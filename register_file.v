==> flow/design.v <==
module register_file #(
    parameter DATA_WIDTH = 4,
    parameter ADDR_WIDTH = 2, 
    parameter REG_COUNT  = 4
)(
    input  wire                     clk,
    input  wire                     wr_en,
    input  wire [ADDR_WIDTH-1:0]    wr_addr,
    input  wire [DATA_WIDTH-1:0]    wr_data,
    input  wire [ADDR_WIDTH-1:0]    rd_addr1,
    input  wire [ADDR_WIDTH-1:0]    rd_addr2,
    output wire [DATA_WIDTH-1:0]    rd_data1,
    output wire [DATA_WIDTH-1:0]    rd_data2,
    output reg wr_ack
);
    reg [DATA_WIDTH-1:0] registers [0:REG_COUNT-1];
    always @(posedge clk) begin
        if (wr_en) begin
            registers[wr_addr] <= wr_data;
            if(registers[wr_addr]==wr_data)
                wr_ack <=1'b1;
        end
        else
            wr_ack <=1'b0;
    end
    assign rd_data1 = registers[rd_addr1];
    assign rd_data2 = registers[rd_addr2];
endmodule
Reports on register_file --
Tool output for the design above, in the order of the flow. Line numbers count from 1 in the design file above. Operators: Yosys type, input widths -> output width; for muxes data width and select width s. Library cell names are shortened. Not given: --
Inputs: design top register_file, clock clk, standard-cell library sky130hd, timing corner tt_025C_1v80

After elaboration --
Counts by Yosys on the flattened word-level netlist (proc, flatten, opt, wreduce; memories kept). Register bits leave out memories and registers merged into their read ports (data or address); mux counts leave out enables and synchronous resets folded into registers. Print and check cells are left out. Cells with the same type and inputs are merged into one. Yosys's memory passes give these memory sizes; they may raise the number of words (mostly to a power of two), join words into wider ones and drop unused or constant bits.
Operators by class: multiplexer cells 3, equal/unequal tests 1
Operators by type and width (count):
- $eq 4x4->1 | 1
- $mux 4 | 1
- $mux 2 | 1
- $mux 1 | 1
Storage and ports: input port bits 12, RAM bits 16, register bits after elaboration 1, memories 1, elaborated cells 6
Memory list:
- registers | depth 4, bits a word 4, rd ports 3, write ports 1, RTL line 16 | reg [DATA_WIDTH-1:0] registers [0:REG_COUNT-1];

Depth --
Longest topological path by Yosys (ltp), each cell counted once; first at word level (registers and memories cut), then after technology mapping (sequential cells cut; the memories' decode and read muxes count).
Logic depth: depth in word-level cells 1, ABC_AREA 1, mapped depth 10, gate-level depth less buffers 10

Synthesis result --
Yosys stat after the flow's synthesis: flattened, memories mapped to cells. It holds for the ABC_AREA given above (unset counts as 0); a run with the other value may have another netlist.
Cells by type (count):
- edfxtp_1 | 16
- nand2_1 | 44
- o21ai_0 | 16
- nor2_1 | 18
- o22ai_1 | 8
- inv_1 | 10
- dfxtp_1 | 1
- nand3_2 | 2
- nor3_1 | 4
- buf_6 | 1
- nand3_1 | 2
- a21oi_2 | 1
- clkbuf_1 | 2
- inv_2 | 2
- nand2_2 | 1
Mapped netlist: chip area (Yosys) 992.2 sq um, mapped flip-flops 17, buffers 3, standard cells after synthesis 128

Worst setup path after synthesis --
Path of least setup slack by OpenSTA after synthesis, without wires, with an ideal clock, recovery checks aside; 20% of the period is set as input and as output delay. Where synthesis merged equal registers, the netlist keeps one of their names.
Timing post-synthesis: kind input to output, start point in rd_addr2[0], end point out rd_data2[0], external input delay 0.334 ns, delay of the path 0.617 ns, slack 0.385 ns, clock period 1.67 ns, path buffers 1, driving pins on the path 4, arrival 0.951 ns, period reached after synthesis 1.285 ns
"delay of the path" is the arrival time less input delay plus setup time. A path that ends at an output port has no setup time. "driving pins on the path": output pins that drive a net of the path, with the launching flip-flop's if there is one; two outputs of one cell count as two. "period reached after synthesis" = period - worst setup slack (recovery checks aside). The figure is calculated, with input and output delays left at 20% of the set period. Between the ends stands the longest chain of elaborated cells between them, by number of cells; it is not shown to be the way that was timed. Of several equally long chains one is given. Each line given opens the expression or statement behind the cell; cells for indexed reads and writes are added by Yosys, which also makes memories of some case tables. The chain passes a memory read, where the word-level depth is cut; so it can be longer than that depth.
On the way, post-synthesis: cell sequence clkbuf_1 > inv_1 > o21ai_0 > o22ai_1, cells in the longest elaborated chain 1, elaborated cells on any way between the ends 1, RTL lines with such cells 1
Ends and longest elaborated chain, post-synthesis:
- start: declaration | RTL line 11 | input  wire [ADDR_WIDTH-1:0]    rd_addr2,
- $mem_v2 4x4 | RTL line 16 | reg [DATA_WIDTH-1:0] registers [0:REG_COUNT-1];
- end: declaration | RTL line 13 | output wire [DATA_WIDTH-1:0]    rd_data2,

Path in the finished layout --
From the final timing report of flow run A: the path of least setup slack in the routed layout; clock arrival at registers is part of the times.
Timing after layout: kind register to output, start point mem registers[2][1], end point out rd_data2[1], arrival 1.13 ns, slack -0.25 ns, path buffers 1, driving pins on the path 4, clock period 1.1 ns
Between the ends stands the longest chain of elaborated cells between them, by number of cells; it is not shown to be the way that was timed. Of several equally long chains one is given. The chain passes a memory read, where the word-level depth is cut; so it can be longer than that depth.
On the way, after layout: cell sequence edfxtp_1 > o21ai_1 > o22ai_1 > buf_2, cells in the longest elaborated chain 1, elaborated cells on any way between the ends 1, RTL lines with such cells 1
Ends and longest elaborated chain, after layout:
- start: declaration | RTL line 16 | reg [DATA_WIDTH-1:0] registers [0:REG_COUNT-1];
- $mem_v2 4x4 | RTL line 16
- end: declaration | RTL line 13 | output wire [DATA_WIDTH-1:0]    rd_data2,

# Flow runs of register_file

Record of 2 stored runs of the RTL-to-layout flow on register_file, platform sky130hd. The runs are unordered. Constraints: input delay and output delay 20% of the set period each, output load 0.01 pF.
By "period achieved" is meant the clock period of the run minus its worst setup slack. This is arithmetic on one report: input and output delays are still those of the set period (20% each).
By "power consumption" is meant OpenSTA's value without simulated activity: inputs other than the clock are taken to toggle once in ten clock periods, and the tool carries that through the logic.

* Flow run A | settings: period_ns 1.1; CORE_UTILIZATION 32; PLACE_DENSITY 0.49; CELL_PAD_IN_SITES_GLOBAL_PLACEMENT 1; TNS_END_PERCENT 95; ABC_AREA 1; GPL_TIMING_DRIVEN 1; GPL_ROUTABILITY_DRIVEN 1; CTS_CLUSTER_DIAMETER 53; CAP_MARGIN 15; MIN_ROUTING_LAYER met1; CORE_MARGIN 2; SLEW_MARGIN 20 | results: worst setup slack after layout -0.249 ns; power consumption 1.441 mW; period achieved 1.349 ns; mapped cell area after synthesis 992.2 sq um; die area 3562.3 sq um; final design utilization 46.2%
* Flow run B | settings: period_ns 1.02; CORE_UTILIZATION 50; PLACE_DENSITY_LB_ADDON 0.16; CORE_ASPECT_RATIO 1.17; CELL_PAD_IN_SITES_GLOBAL_PLACEMENT 1; CELL_PAD_IN_SITES_DETAIL_PLACEMENT 1; ABC_AREA 0; CTS_CLUSTER_SIZE 58; CTS_CLUSTER_DIAMETER 152; SLEW_MARGIN 20; MAX_ROUTING_LAYER met4; CAP_MARGIN 20; CORE_MARGIN 2 | results: worst setup slack after layout -0.782 ns; power consumption 1.614 mW; period achieved 1.802 ns; mapped cell area after synthesis 870.8 sq um; die area 2092.4 sq um; final design utilization 77.7%
